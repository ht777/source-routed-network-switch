==> flow/design.v <==
module fifo #(parameter WIDTH = 64, DEPTH = 8) (clk, rst, wr, rd, datain, full, empty, push_out, dout);
  input                 clk;
  input                 rst;
  input                 wr, rd;
  input  [WIDTH-1:0]    datain;  
  output                full, empty;
  output                push_out;
  output [WIDTH-1:0]    dout; 
  reg                   push_out_d;
  reg    [WIDTH-1:0]    dout_d; 
  reg    [WIDTH-1:0]    counter;
  reg    [03 :0]        wr_ptr;
  reg    [03 :0]        rd_ptr;
  reg    [WIDTH-1:0]    mem [DEPTH-1:0];
  always@(posedge clk or posedge rst) begin 
    if (rst) 
      wr_ptr <= #1 1'b0;
    else if(wr && ~full) begin 
      wr_ptr <= #1 wr_ptr + 1;
    end 
    else if (wr_ptr == (DEPTH))
      wr_ptr <= #1 0;
    else 
      wr_ptr <= #1 wr_ptr ;
  end 
  always @(posedge clk) begin 
    if (rst) begin 
 	  mem[wr_ptr] <= #1 'h00;
	end
    else begin 
	  if (wr && ~full) begin 
 	    mem[wr_ptr] <= #1 datain;
	  end 
	end 
  end 
  always@(posedge clk or posedge rst) begin 
    if (rst)
      rd_ptr <= #1 'h0;  
    else if(rd && !empty) begin 
	  rd_ptr <= #1 rd_ptr + 1;
    end 
    else if (rd_ptr == (DEPTH))
	  rd_ptr <= #1 0;
    else 
	  rd_ptr <= #1 rd_ptr;
  end 
  always @(posedge clk) begin 
    if (rst) begin 
      dout_d <= #1 'h00;
      push_out_d <= #1 'h0;
    end 
    else if (rd && !empty)begin 
      dout_d <= #1 mem[rd_ptr]; 
      push_out_d <= #1 'h1;
    end 
    else begin
    end 
  end 
  always@(posedge clk or posedge rst) begin 
    if (rst)
	counter <= #1 'h0;
    else if (wr && rd)
	counter <= #1 counter;
    else if (wr && !full)
	counter <= #1 counter + 1;
    else if (rd && !empty)
	counter <= #1 counter - 1;
    else                            
	counter <= #1 counter;
  end 
  assign full          = ((wr_ptr[3] != rd_ptr[3]));
  assign empty         = ((wr_ptr == rd_ptr));
  assign dout          = dout_d;
  assign push_out      = push_out_d;
endmodule
# From RTL to reports: fifo
# The steps from the RTL of fifo to its reports follow in flow order.
# Lines are those of the file above, counted from 1.
# Operators carry their Yosys type and port widths (W data, S select, Z words).
# Cell names lack the library's common part.
# The mark - stands for no value.
# design
top_module	fifo
clock	clk
lib	sky130hd
pvt_corner	tt_025C_1v80

# Word level
# Source: Yosys, flattened and elaborated, memories not mapped. Widths are those after wreduce. Registers that Yosys merges into a memory's read port (data or address) are not register bits. Print and check cells do not count. Equal cells are merged and count once.
# Yosys's memory passes give these memory sizes; they may raise the number of words (mostly to a power of two), join words into wider ones and drop unused or constant bits.
# classes
n_addsub	2
mul	0
n_div	0
n_cmp	0
eq_ne	4
shift	0
n_mux	10
logic	2
n_reduce_logical	5
# ops
operator	n
$mux W64	3
$mux W4	4
$add A4 B1 Y4 const B	2
$eq A4 B4 Y1 const B	2
$reduce_bool A2 Y1	2
$eq A4 B4 Y1	1
$mux W1	3
$logic_and A1 B1 Y1	2
$ne A1 B1 Y1	1
$or A1 B1 Y1	1
$not A1 Y1	1
$logic_not A1 Y1	1
# word_totals
ff_bits	9
latchBits	0
ram_bits	512
romBits	0
clocked_rd_ports_x_width	64
n_memories	1
in_bits	68
out_inout_bits	67
# mem_list
memory	words	word_bits	rd	wr	line_no	text
mem	8	64	1	1	14	reg    [WIDTH-1:0]    mem [DEPTH-1:0];

# Logic depth
# Depth = most cells in a row (Yosys ltp): at word level without a register or memory, in the mapped netlist without a sequential cell, where the memories' decode and read muxes count.
# depth
word_depth	6
ABC_AREA	0
depth_mapped	8

# Mapped cells and area
# Yosys stat after the flow's synthesis: flattened, memories mapped to cells. It holds for the ABC_AREA given above (unset counts as 0); a run with the other value may have another netlist.
# Totals and module areas in this step are rounded.
# by_type
type	n	type_area_um2
edfxtp_1	512	1.54E+04
mux4_2	128	2.88E+03
dfxtp_1	65	1.3E+03
nand2_1	203	761.981
a22o_1	64	560.538
and3_1	64	400.384
dfrtp_1	8	200.192
clkbuf_1	41	153.898
buf_2	21	105.101
buf_6	8	90.086
ha_1	4	50.048
nor2_1	9	33.782
xnor2_1	3	26.275
xor2_1	3	26.275
o21ai_0	5	25.024
inv_1	6	22.522
and2_1	3	18.768
nand3b_1	2	15.014
# Other cell types: 14; their cells: 21.
# synth_totals
cell_count	1170
synth_area_mm2	0.0222
sequential_area_mm2	0.0169
ffs	585
buffers	74

# Path before layout
# OpenSTA on the mapped netlist: ideal clock, no wires. The path of least setup slack (recovery checks aside). Input and output delay are each 20% of the period. Register names are those of the netlist, which keeps one name where synthesis merged equal registers.
# synth_timing
path_kind	input to register
from	in wr
to	mem mem[1][0]
tclk_ps	9230
setup_ps	565
launch_ps	1846
t_arrival_ps	6920
t_required_ps	8665
slack_ps	1745
path_delay_ps	5639
path_stages	5
period_less_setup_slack_ps	7485
# "path_delay_ps" = arrival - input delay + setup time.
# "path_stages" counts driving pins, that of a launching flip-flop among them; a cell with two outputs on the path counts twice.
# "period_less_setup_slack_ps" = period - worst setup slack (recovery checks aside). The figure is calculated, with input and output delays left at 20% of the set period.
# Between the ends stands the longest chain of elaborated cells between them, by number of cells; it is not shown to be the way that was timed. Of several equally long chains one is given.
# Each line given opens the expression or statement behind the cell; cells for indexed reads and writes are added by Yosys, which also makes memories of some case tables.
# Only ways into the end's enable, where the timed path ends, are counted here.
# synth_via
path_cell_list	and2_1 > clkbuf_1 > clkbuf_1 > o21ai_0 > nor3_1
elab_chain_cells	4
cells_between	4
cone_classes	mux: 2; logic: 1; reduce/logical: 1
# synth_rtl
item	line_no	text
from (decl)	4	input                 wr, rd;
$logic_and A1 B1 Y1	31	if (wr && ~full) begin
$mux W1	31
$mux W1	27	if (rst) begin
$or A1 B1 Y1	-
to (decl)	14	reg    [WIDTH-1:0]    mem [DEPTH-1:0];

# Timing after layout
# From the final timing report of entry B: the path of least setup slack in the routed layout; clock arrival at registers is part of the times.
# The report prints the path's times to 10 ps; the period is as set.
# layout_timing
path_kind	input to register
from	in wr
to	mem mem[5][40]
tclk_ps	7480
setup_ps	370
launch_ps	1500
t_arrival_ps	5190
t_required_ps	7700
slack_ps	2500
path_stages	6
# Between the ends stands the longest chain of elaborated cells between them, by number of cells; it is not shown to be the way that was timed. Of several equally long chains one is given.
# Only ways into the end's enable, where the timed path ends, are counted here.
# layout_via
path_cell_list	clkdlybuf4s50_1 > and2_2 > buf_4 > o21ai_0 > nor2_4 > buf_4
elab_chain_cells	4
cells_between	4
cone_classes	mux: 2; logic: 1; reduce/logical: 1
# layout_rtl
item	line_no	text
from (decl)	4	input                 wr, rd;
$logic_and A1 B1 Y1	31	if (wr && ~full) begin
$mux W1	31
$mux W1	27	if (rst) begin
$or A1 B1 Y1	-
to (decl)	14	reg    [WIDTH-1:0]    mem [DEPTH-1:0];

# Record of 2 stored runs of the RTL-to-layout flow on fifo, platform sky130hd. The runs are unordered. Constraints: input delay and output delay 20% of the set period each, output load 0.01 pF.
# "achieved_clock_period_ps": clock period set for the run, less the worst setup slack. It is reckoned from that one timing run; input and output delays stay at 20% of the period that was set.
# Results are given in rounded form.
# Settings: - = not set for that run.
# Among the results, - means that no value is shown for the run.
name,entry A,entry B
period_ns,5.9,7.48
CORE_UTILIZATION,72,40
PLACE_DENSITY,0.91,-
HOLD_SLACK_MARGIN,0.2,-
CELL_PAD_IN_SITES_DETAIL_PLACEMENT,2,-
TNS_END_PERCENT,20,-
ABC_AREA,1,-
SLEW_MARGIN,10,20
CAP_MARGIN,20,20
CORE_MARGIN,2,2
achieved_clock_period_ps,-,4976
setup_worst_slack_ps,-,2500
hold_worst_slack_ps,-,471
tns_setup_ps,-,0
die_area_mm2,-,0.0573
util_pct,-,47.7
ys_area_mm2,-,0.0222
# Entry A: unfinished; error DPL-0033 in placement
